==> flow/design.v <==
module bcd_binario (
    input  logic [7:0] bcd,  
    output logic [3:0] bin   
);
    logic [4:0] decenas; 
    always_comb begin
        unique case (bcd [7:4])
                4'b0001 : decenas = 4'b1010;
                default : decenas = 4'b0000;
            endcase
        bin = bcd [3:0] + decenas;
    end
endmodule
module debounce (
    input  logic clk,
    input  logic rst,            
    input  logic key,            
    output logic key_pressed     
);
    parameter int N = 14;
    logic [N-1:0] reg_sat, reg_next;
    logic SAMPLE1, SAMPLE2;
    logic reg_reset;
    logic reg_add;
    logic key_stable;
    assign reg_reset = (SAMPLE1 ^ SAMPLE2);
    assign reg_add   = ~reg_sat[N-1];
    always_comb begin
        case ({reg_reset, reg_add})
            2'b00: reg_next = reg_sat;           
            2'b01: reg_next = reg_sat + 1'b1;    
            default: reg_next = {N{1'b0}};       
        endcase
    end
    always_ff @(posedge clk or negedge rst) begin
        if (!rst) begin
            SAMPLE1     <= 1'b1;
            SAMPLE2     <= 1'b1;
            reg_sat     <= '0;
            key_stable  <= 1'b1;   
            key_pressed <= 1'b1;   
        end else begin
            SAMPLE1 <= key;
            SAMPLE2 <= SAMPLE1;
            reg_sat <= reg_next;
            if (reg_sat[N-1]) begin
                key_stable <= SAMPLE2;
            end
            key_pressed <= key_stable ? 1'b1 : 1'b0;
        end
    end
endmodule
module display_7seg  (
    input  logic        clk,
    input  logic        rst,        
    input  logic [15:0] digito,     
    output logic [3:0]  anodo,      
    output logic [6:0]  seven
);
    logic [15:0] contador;
    logic [1:0]  anodo_selec;
    logic        phase;         
    logic [3:0]  data;
    logic [6:0]  seven_next;
    always_ff @(posedge clk or negedge rst) begin
        if (!rst) begin
            contador    <= 0;
            anodo_selec <= 0;
            phase       <= 1'b0;
        end else begin
            if (contador == 16'd3000) begin
                contador <= 0;
                phase    <= ~phase;           
                if (phase == 1'b0) begin
                    anodo_selec <= anodo_selec + 1'b1;
                end
            end else begin
                contador <= contador + 1'b1;
            end
        end
    end
    always_ff @(posedge clk or negedge rst) begin
        if (!rst) begin
            data <= 4'd0;
        end else begin
            case (anodo_selec)
                2'b00: data <= digito[3:0];
                2'b01: data <= digito[7:4];
                2'b10: data <= digito[11:8];
                2'b11: data <= digito[15:12];
            endcase
        end
    end
    display_bin_hex u_display_bin_hex (
        .switch(data),
        .seven (seven_next)    
    );
    always_ff @(posedge clk or negedge rst) begin
        if (!rst) begin
            seven <= 7'b111_1111;  
        end else begin
            seven <= seven_next;
        end
    end
    always_ff @(posedge clk or negedge rst) begin
        if (!rst) begin
            anodo <= 4'b1111;           
        end else begin
            if (phase == 1'b0) begin
                anodo <= 4'b1111;
            end else begin
                case (anodo_selec)
                    2'b00: anodo <= 4'b1110;  
                    2'b01: anodo <= 4'b1101;  
                    2'b10: anodo <= 4'b1011;  
                    2'b11: anodo <= 4'b0111;  
                endcase
            end
        end
    end
endmodule
module display_bin_hex (
    input  logic [3:0] switch,
    output logic [6:0] seven  
);
    always_comb begin
        seven = 7'b1111111;
        case (switch)
            4'b0000: seven = 7'b0000001;  
            4'b0001: seven = 7'b1001111;  
            4'b0010: seven = 7'b0010010;  
            4'b0011: seven = 7'b0000110;  
            4'b0100: seven = 7'b1001100;  
            4'b0101: seven = 7'b0100100;  
            4'b0110: seven = 7'b0100000;  
            4'b0111: seven = 7'b0001111;  
            4'b1000: seven = 7'b0000000;  
            4'b1001: seven = 7'b0000100;  
            4'b1010: seven = 7'b0001000;  
            4'b1011: seven = 7'b1100000;  
            4'b1100: seven = 7'b0110001;  
            4'b1101: seven = 7'b1000010;  
            4'b1111: seven = 7'b1111111;  
            default: seven = 7'b1111111;  
        endcase
    end
endmodule
module operacion #(
    parameter int SCAN_DIV = 500
)(
    input   logic       clk,
    input   logic       rst,
    input   logic [3:0] dividendo,
    input   logic [3:0] divisor,
    output  logic [3:0] cociente,
    output  logic [3:0] resto
);
    logic [$clog2(SCAN_DIV)-1:0] scan_div = 0;
    logic [1:0] contador = 0;
    logic [3:0] a_reg;  
    logic [3:0] b_reg;  
    logic [3:0] r_reg;  
    logic [3:0] q_reg;  
    logic        [3:0] r_next;
    logic signed [4:0] d_next;  
    always_comb begin
        a_reg  = dividendo;
        b_reg  = divisor;
        r_next = {r_reg[2:0], a_reg[3 - contador]};                
        d_next = $signed({1'b0, r_next}) - $signed({1'b0, b_reg});  
    end
    always_ff @(posedge clk or negedge rst) begin
        if (!rst) begin
            scan_div  <= 0;
            contador  <= 0;
            r_reg     <= 4'b0000;
            q_reg     <= 4'b0000;
        end else begin
            if (scan_div == SCAN_DIV-1) begin
            if (d_next < 0) begin
                q_reg[3 - contador] <= 1'b0;
                r_reg               <= r_next;
            end else begin
                q_reg[3 - contador] <= 1'b1;
                r_reg               <= d_next[3:0];
            end
            scan_div <= 0;
            contador <= (contador == 3) ? 0: contador + 1;
            end else begin
                scan_div <= scan_div + 1;
            end
        end
    end
    assign cociente = q_reg;
    assign resto    = r_reg;
endmodule
module teclado #(
    parameter int SCAN_DIV = 13_500   
)(
    input  logic clk,
    input  logic [3:0] filas,
    output logic [3:0] columnas,
    output logic [3:0] boton
);
    logic [1:0] contador = 0;
    logic [$clog2(SCAN_DIV)-1:0] scan_col = 0;
    always_ff @(posedge clk) begin
        if (scan_col == SCAN_DIV-1) begin
            scan_col <= 0;
            contador <= (contador == 3) ? 0: contador + 1;
        end else begin
            scan_col <= scan_col + 1;
        end        
        case(contador)
            0: columnas <= 4'b0111;
            1: columnas <= 4'b1011;
            2: columnas <= 4'b1101;
            3: columnas <= 4'b1110;
        endcase
        boton <= 4'b1111;
        case(columnas)
            4'b0111:begin
                if(filas == 4'b0111) boton <= 4'b0001;  
                if(filas == 4'b1011) boton <= 4'b0100;  
                if(filas == 4'b1101) boton <= 4'b0111;  
                if(filas == 4'b1110) boton <= 4'b1101;  
            end
            4'b1011:begin
                if(filas == 4'b0111) boton <= 4'b0010;  
                if(filas == 4'b1011) boton <= 4'b0101;  
                if(filas == 4'b1101) boton <= 4'b1000;  
                if(filas == 4'b1110) boton <= 4'b0000;  
            end
            4'b1101:begin
                if(filas == 4'b0111) boton <= 4'b0011;  
                if(filas == 4'b1011) boton <= 4'b0110;  
                if(filas == 4'b1101) boton <= 4'b1001;  
                if(filas == 4'b1110) boton <= 4'b1110;  
            end
            4'b1110:begin
                if(filas == 4'b0111) boton <= 4'b1010;  
                if(filas == 4'b1011) boton <= 4'b1011;  
                if(filas == 4'b1101) boton <= 4'b1100;  
                if(filas == 4'b1110) boton <= 4'b1101;  
            end
            default: boton <= 4'b1111;
        endcase
    end
endmodule
module top #(
    parameter int WAIT_CYCLES = 17_550_000,
    parameter int OP_CYCLES   = 13_500_000
)(
    input  logic       clk,    
    input  logic       rst,    
    output logic [3:0] anodo,  
    output logic [6:0] seven,  
    output logic [3:0] col,    
    input  logic [3:0] fil     
);
    logic [3:0] filas_debounce;
    logic [3:0] boton_press;
    debounce f0 (.clk(clk), .rst(rst), .key(fil[0]), .key_pressed(filas_debounce[0]));
    debounce f1 (.clk(clk), .rst(rst), .key(fil[1]), .key_pressed(filas_debounce[1]));
    debounce f2 (.clk(clk), .rst(rst), .key(fil[2]), .key_pressed(filas_debounce[2]));
    debounce f3 (.clk(clk), .rst(rst), .key(fil[3]), .key_pressed(filas_debounce[3]));
    teclado teclado_inst (
        .clk      (clk),
        .filas    (filas_debounce),
        .columnas (col),
        .boton    (boton_press)
    );
    logic [3:0] key_prev1;
    logic [3:0] key_prev2;
    logic       key_down;
    always_ff @(posedge clk or negedge rst) begin
        if (!rst) begin
            key_prev1 <= 4'b1111;
            key_prev2 <= 4'b1111;
            key_down  <= 1'b0;
        end else begin
            key_down  <= (key_prev2 == 4'b1111) &&
                         (key_prev1 == 4'b1111) &&
                         (boton_press != 4'b1111);
            key_prev2 <= key_prev1;
            key_prev1 <= boton_press;
        end
    end
    typedef enum logic [1:0] {
        STATE_INPUT_A,    
        STATE_INPUT_B,    
        STATE_WAIT,       
        STATE_OPERACION   
    } operation_state_t;
    operation_state_t current_state, next_state;
    operation_state_t prev_state;    
    logic [3:0] A0, A1;  
    logic [3:0] B0, B1;  
    localparam int WAIT_CNT_WIDTH = $clog2(WAIT_CYCLES);
    logic [WAIT_CNT_WIDTH-1:0] wait_cnt;
    logic                      wait_done;
    assign wait_done = (wait_cnt == WAIT_CYCLES-1);
    logic [3:0] a_bin, b_bin;
    logic [3:0] q_bcd, r_bcd;           
    bcd_binario dividendo (.bcd ({A1, A0}), .bin (a_bin));
    bcd_binario divisor   (.bcd ({B1, B0}), .bin (b_bin));
    operacion #(.SCAN_DIV(4)) divisor_inst (
        .clk       (clk),
        .rst       (rst),
        .dividendo (a_bin),
        .divisor   (b_bin),
        .cociente  (q_bcd),
        .resto     (r_bcd)
    );
    logic [3:0] Q_LATCH, R_LATCH;
    logic       op_latched;    
    localparam int OP_CNT_WIDTH = $clog2(OP_CYCLES);
    logic [OP_CNT_WIDTH-1:0] op_cnt;
    logic                    op_done;
    assign op_done = (op_cnt == OP_CYCLES-1);
    always_ff @(posedge clk or negedge rst) begin
        if (!rst) begin
            current_state <= STATE_INPUT_A;
            prev_state    <= STATE_INPUT_A;
            A0 <= 4'b1111; A1 <= 4'b1111;
            B0 <= 4'b1111; B1 <= 4'b1111;
            wait_cnt   <= '0;
            op_cnt     <= '0;
            op_latched <= 1'b0;
            Q_LATCH    <= 4'b1111;
            R_LATCH    <= 4'b1111;
        end else begin
            current_state <= next_state;
            case (current_state)
                STATE_WAIT: begin
                    if (!wait_done)
                        wait_cnt <= wait_cnt + 1;
                    else
                        wait_cnt <= '0;
                end
                default: begin
                    wait_cnt <= '0;
                end
            endcase
            if (current_state == STATE_OPERACION) begin
                if (!op_done) begin
                    op_cnt <= op_cnt + 1;
                end else begin
                    op_cnt <= op_cnt;
                    if (!op_latched) begin
                        Q_LATCH    <= q_bcd;
                        R_LATCH    <= r_bcd;
                        op_latched <= 1'b1;
                    end
                end
            end else begin
                op_cnt     <= '0;
                op_latched <= 1'b0;
            end
            if (key_down) begin
                unique case (current_state)
                    STATE_INPUT_A,
                    STATE_INPUT_B: begin
                        unique case (boton_press)
                            4'b1101: begin
                                A0 <= 4'b1111; A1 <= 4'b1111;
                                B0 <= 4'b1111; B1 <= 4'b1111;
                                prev_state <= STATE_INPUT_A;
                                op_latched <= 1'b0;
                                Q_LATCH    <= 4'b1111;
                                R_LATCH    <= 4'b1111;
                            end
                            4'b1110: begin
                                if (current_state == STATE_INPUT_A)
                                    prev_state <= STATE_INPUT_B;      
                                else
                                    prev_state <= STATE_OPERACION;    
                            end
                            default: begin
                                if (current_state == STATE_INPUT_A) begin
                                    A1 <= A0;
                                    A0 <= boton_press;
                                    prev_state <= STATE_INPUT_A;
                                end else begin
                                    B1 <= B0;
                                    B0 <= boton_press;
                                    prev_state <= STATE_INPUT_B;
                                end
                            end
                        endcase
                    end
                    STATE_OPERACION: begin
                        if (boton_press == 4'b1101) begin  
                            A0 <= 4'b1111; A1 <= 4'b1111;
                            B0 <= 4'b1111; B1 <= 4'b1111;
                            prev_state <= STATE_INPUT_A;
                            op_latched <= 1'b0;
                            Q_LATCH    <= 4'b1111;
                            R_LATCH    <= 4'b1111;
                        end
                    end
                    default: begin
                    end
                endcase
            end
        end
    end
    always_comb begin
        next_state = current_state;
        case (current_state)
            STATE_INPUT_A,
            STATE_INPUT_B: begin
                if (key_down)
                    next_state = STATE_WAIT;
            end
            STATE_WAIT: begin
                if (wait_done)
                    next_state = prev_state;
            end
            STATE_OPERACION: begin
                if (key_down && (boton_press == 4'b1101))
                    next_state = STATE_WAIT;
            end
            default: begin
                next_state = STATE_INPUT_A;
            end
        endcase
    end
    logic [15:0]      display_data;
    operation_state_t display_state;
    always_comb begin
        if (current_state == STATE_WAIT)
            display_state = prev_state;
        else
            display_state = current_state;
        display_data = 16'hFFFF;
        unique case (display_state)
            STATE_INPUT_A:
                display_data = {4'b1010, 4'b1111, A1, A0};
            STATE_INPUT_B:
                display_data = {4'b1011, 4'b1111, B1, B0};
            STATE_OPERACION:
                display_data = {a_bin, Q_LATCH, b_bin, R_LATCH};
            default:
                display_data = 16'hFFFF;
        endcase
    end
    display_7seg display (
        .clk   (clk),
        .rst   (rst),
        .digito(display_data),
        .anodo (anodo),
        .seven (seven)
    );
endmodule
-- From RTL to reports: top
Tool output for the design above, in the order of the flow.
Lines are those of the file above, counted from 1.
Operators carry their Yosys type and port widths (W data, S select, Z words).
Cell names lack the library's common part.
The mark - stands for no value.
- top: top
- clock input: clk
- cell library: sky130hd
- library corner: tt_025C_1v80

-- Word-level counts
Counts by Yosys on the flattened word-level netlist (proc, flatten, opt, wreduce; memories kept). Register bits leave out memories and registers merged into their read ports (data or address). Print and check cells are left out. Cells with the same type and inputs are merged into one.
Yosys's memory passes give these memory sizes; they may raise the number of words (mostly to a power of two), join words into wider ones and drop unused or constant bits.
- elaborated cells: 227
- input port bits at 6
- word width x clocked read ports: 7
- register bits after elaboration at 222
- memories at 1
- output and inout bits at 15
- noted ROM bits: 112
- noted add/sub/neg operators: 17
- noted reductions and logical operators: 20
- noted shifts and indexed selects: 3
- noted multiplexer cells: 81
- noted magnitude comparators: 1
- equality and inequality tests: 44
- bitwise operators at 13
- memories (name ; words ; bits a word ; rd ports ; write ports ; RTL line ; RTL):
    (name not given) ; 16 ; 7 ; 1 ; 0 ; 128 ; case (switch)
- operators by type and width (kind ; number):
    $mux W4 ; 37
    $pmux W14 S2 ; 4
    $add A14 B1 Y14 const B ; 5
    $shift A1 B33 Y4 const A ; 2
    $pmux W4 S4 ; 4
    $pmux W4 S2 ; 8
    $mux W25 ; 2
    $pmux W16 S3 ; 1
    $mux W24 ; 2
    $eq A4 B4 Y1 const B ; 10
    $neg A32 Y33 ; 1
    $add A25 B1 Y25 const B ; 1
    $eq A25 B25 Y1 const B ; 1
    $add A24 B1 Y24 const B ; 1
    $eq A24 B24 Y1 const B ; 1
    $eq A2 B2 Y1 const B ; 9
    $add A16 B1 Y16 const B ; 1
    $eq A16 B12 Y1 const B ; 1
    $eq A2 B1 Y1 const B ; 8
    $logic_not A2 Y1 ; 8
    $mux W16 ; 1
    $mux W2 ; 8
    $eq A14 B14 Y1 const B ; 1
    $ne A2 B2 Y1 const B ; 5
    $reduce_and A5 Y1 ; 2
    $mux W1 ; 10
    $add A2 B1 Y2 const B ; 4
    $eq A4 B1 Y1 const B ; 2
Other operator kinds: 24; their cells: 39.

-- Longest topological paths
Depth = most cells in a row (Yosys ltp): at word level without a register or memory, in the mapped netlist without a sequential cell, where the memories' decode and read muxes count.
- depth after elaboration at 7
- ABC_AREA: 0
- gate-level depth with buffers: 15
- noted depth with buffers taken out: 14

-- After synthesis
Source: synth_stat.txt of the flow (Yosys; design flattened, memories mapped). It holds for the ABC_AREA given above (unset counts as 0); a run with the other value may have another netlist.
Totals and module areas in this step are rounded.
- cell types (cell type ; number ; total area (um2)):
    dfrtp_1 ; 146 ; 3.65E+03
    dfstp_2 ; 59 ; 1.55E+03
    xor2_1 ; 73 ; 639.363
    nor2_1 ; 170 ; 638.112
    ha_1 ; 38 ; 475.456
    dfxtp_1 ; 22 ; 440.422
    xnor2_1 ; 47 ; 411.645
    nand2_1 ; 88 ; 330.317
    mux2i_1 ; 25 ; 250.24
    a21oi_1 ; 43 ; 215.206
    nand3_1 ; 41 ; 205.197
    o21ai_0 ; 38 ; 190.182
    nand4_1 ; 28 ; 175.168
    inv_1 ; 40 ; 150.144
    nor2b_1 ; 24 ; 150.144
    mux2_2 ; 11 ; 123.869
    nor3_1 ; 21 ; 105.101
    clkbuf_1 ; 27 ; 101.347
Other cell types: 46; their cells: 159.
- noted flip-flop cells: 229
- noted buffers: 40
- noted area of sequential cells: 0.0057 mm2
- synthesis area at 0.0111 mm2
- noted mapped cells: 1100
The figures by module come from a second, unflattened synthesis with its own total; it is not the netlist above.
- noted cells (unflattened synthesis): 1131
- area total of the unflattened synthesis at 0.0117 mm2
Rows give one instance, submodules left out.
- by module (module ; cells ; area (mm2) ; sequential area (mm2) ; instances):
    top ; 462 ; 0.00452 ; 0.00222 ; 1
    debounce ; 77 ; 0.000843 ; 0.000455 ; 4
    display_7seg ; 119 ; 0.00144 ; 0.000865 ; 1
    teclado ; 131 ; 0.00122 ; 0.0005 ; 1
    operacion (SCAN_DIV=4) ; 68 ; 0.000707 ; 0.0003 ; 1
    display_bin_hex ; 31 ; 0.000259 ; 0 ; 1
    bcd_binario ; 6 ; 0.0000738 ; 0 ; 2

-- Worst setup path after synthesis
Source: OpenSTA report_checks on the synthesized netlist (no wires, ideal clock, input and output delay 20% of the period each), path of least setup slack; recovery checks are left aside. Register names are those of the netlist, which keeps one name where synthesis merged equal registers.
- path type: flip-flop to flip-flop
- from: register A1[0]
- to: register divisor_inst.r_reg[2]
- launch time at the first pin: 0 ps
- setup time: 136 ps
- noted required time: 6294 ps
- delay of the path: 3387 ps
- noted driving pins on the path: 16
- noted path buffers: 1
- period: 6430 ps
- arrival: 3251 ps
- noted path slack: 3043 ps
- noted synthesis period reached: 3387 ps
"delay of the path" is the arrival time less input delay plus setup time.
"driving pins on the path" counts driving pins, that of a launching flip-flop among them; a cell with two outputs on the path counts twice.
"synthesis period reached" = period - worst setup slack (recovery checks aside). The figure is calculated, with input and output delays left at 20% of the set period.
Between the ends stands the longest chain of elaborated cells between them, by number of cells; it is not shown to be the way that was timed. Of several equally long chains one is given.
A line is the first line of the expression or statement that the cell stems from. Yosys adds cells for indexed reads and writes and turns some case tables into memories.
A register here has more assigning lines than the two given.
- path through: dfstp_2 -> nor4b_1 -> ha_1 -> ha_1 -> xnor2_1 -> xnor2_1 -> mux4_2 -> inv_1 -> ha_1 -> fa_1 -> inv_1 -> a21o_1 -> a21oi_1 -> buf_1 -> mux2i_1 -> a21oi_1
- length of the longest elaborated chain: 7
- elaborated cells on any way between the ends: 7
- source lines of those cells at 5
- those cells by class: 2 x add/sub; 1 x compare; 1 x eq/ne; 1 x shift; 2 x mux
- RTL lines, path after synthesis (element ; RTL line ; RTL):
    start: declaration ; 297 ; logic [3:0] A0, A1;
    start: assignment ; 325 ; A0 <= 4'b1111; A1 <= 4'b1111;
    start: assignment ; 366 ; A0 <= 4'b1111; A1 <= 4'b1111;
    $eq A4 B1 Y1 ; 7 ; unique case (bcd [7:4])
    $mux W4 ; 7 ;
    $add A4 B4 Y4 ; 11 ; bin = bcd [3:0] + decenas;
    $shiftx A4 B3 Y1 ; 169 ; r_next = {r_reg[2:0], a_reg[3 - contador]};
    $sub A4 B4 Y5 ; 170 ; d_next = $signed({1'b0, r_next}) - $signed({1'b0, b_reg});
    $lt A5 B1 Y1 ; 180 ; if (d_next < 0) begin
    $mux W4 ; 180 ;
    end: assignment ; 182 ; r_reg               <= r_next;
    end: assignment ; 185 ; r_reg               <= d_next[3:0];
    end: declaration ; 162 ; logic [3:0] r_reg;

-- Path in the finished layout
Path of least setup slack in the final report of flow run 1 (OpenROAD, finished layout, wires in). Where an end is a register, its clock arrival counts in the times.
The report prints the path's times to 10 ps; the period is as set.
- path type: flip-flop to flip-flop
- from: register A1[0]
- to: register divisor_inst.r_reg[2]
- setup time: 150 ps
- noted driving pins on the path: 15
- noted path slack: 1310 ps
- noted path buffers: 0
- noted required time: 5720 ps
- launch time at the first pin: 550 ps
- period: 5320 ps
- arrival: 4410 ps
Between the ends stands the longest chain of elaborated cells between them, by number of cells; it is not shown to be the way that was timed. Of several equally long chains one is given.
A register here has more assigning lines than the two given.
- path through: dfstp_2 -> nor4b_1 -> ha_1 -> ha_1 -> xnor2_1 -> xnor2_1 -> mux4_2 -> inv_1 -> ha_1 -> fa_1 -> inv_1 -> a21o_1 -> a21oi_1 -> mux2i_1 -> a21oi_1
- length of the longest elaborated chain: 7
- elaborated cells on any way between the ends: 7
- source lines of those cells at 5
- those cells by class: 2 x add/sub; 1 x compare; 1 x eq/ne; 1 x shift; 2 x mux
- RTL lines, path post-layout (element ; RTL line ; RTL):
    start: declaration ; 297 ; logic [3:0] A0, A1;
    start: assignment ; 325 ; A0 <= 4'b1111; A1 <= 4'b1111;
    start: assignment ; 366 ; A0 <= 4'b1111; A1 <= 4'b1111;
    $eq A4 B1 Y1 ; 7 ; unique case (bcd [7:4])
    $mux W4 ; 7 ;
    $add A4 B4 Y4 ; 11 ; bin = bcd [3:0] + decenas;
    $shiftx A4 B3 Y1 ; 169 ; r_next = {r_reg[2:0], a_reg[3 - contador]};
    $sub A4 B4 Y5 ; 170 ; d_next = $signed({1'b0, r_next}) - $signed({1'b0, b_reg});
    $lt A5 B1 Y1 ; 180 ; if (d_next < 0) begin
    $mux W4 ; 180 ;
    end: assignment ; 182 ; r_reg               <= r_next;
    end: assignment ; 185 ; r_reg               <= d_next[3:0];
    end: declaration ; 162 ; logic [3:0] r_reg;

Measured data: module top, platform sky130hd, 2 stored runs of the flow under differing settings, order arbitrary. Input and output delays are each 20% of the period that was set; the output load is 0.01 pF.
"period achieved" is the run's clock period less its worst setup slack. It is reckoned from that one timing run; input and output delays stay at 20% of the period that was set.
"worst path time" means the part of the period allowed to the worst setup path (the constraints hold back 20% at inputs and 20% at outputs) less its slack; where the path has registers, the arrival times of their clocks count too.
By "total power after layout" is meant OpenSTA's value without simulated activity: inputs other than the clock are taken to toggle once in ten clock periods, and the tool carries that through the logic.
"worst path time" is given in steps of 10 ps.
Measured values are rounded.

Flow run 1
Settings were period_ns = 5.32; CORE_UTILIZATION = 23; SETUP_SLACK_MARGIN = 0.09; PLACE_DENSITY_LB_ADDON = 0.15; TNS_END_PERCENT = 75; ABC_AREA = 0; GPL_TIMING_DRIVEN = 1; CTS_CLUSTER_SIZE = 75; SLEW_MARGIN = 20; CAP_MARGIN = 20; CORE_MARGIN = 2
- synthesized cell area at 0.0111 mm2
- die footprint: 0.05 mm2
- standard-cell area after routing: 0.013 mm2
- final utilization at 0.273
- worst setup slack after layout at 1310 ps
- noted the total negative slack on setup checks: 0 ps
- total power after layout: 3950 µW
- period achieved: 4012 ps
- worst path time: 4010 ps
- class of the worst setup path: flip-flop to flip-flop

Flow run 2
Settings were period_ns = 3.62; CORE_UTILIZATION = 34; SETUP_SLACK_MARGIN = 0.05; CORE_ASPECT_RATIO = 1.45; TNS_END_PERCENT = 55; ABC_AREA = 0; CAP_MARGIN = 20; SLEW_MARGIN = 5; CORE_MARGIN = 2
- synthesized cell area at 0.0111 mm2
- die footprint: 0.0341 mm2
- standard-cell area after routing: 0.0126 mm2
- final utilization at 0.393
- worst setup slack after layout at 321 ps
- noted the total negative slack on setup checks: 0 ps
- total power after layout: 5410 µW
- period achieved: 3299 ps
- worst path time: 3300 ps
- class of the worst setup path: flip-flop to flip-flop
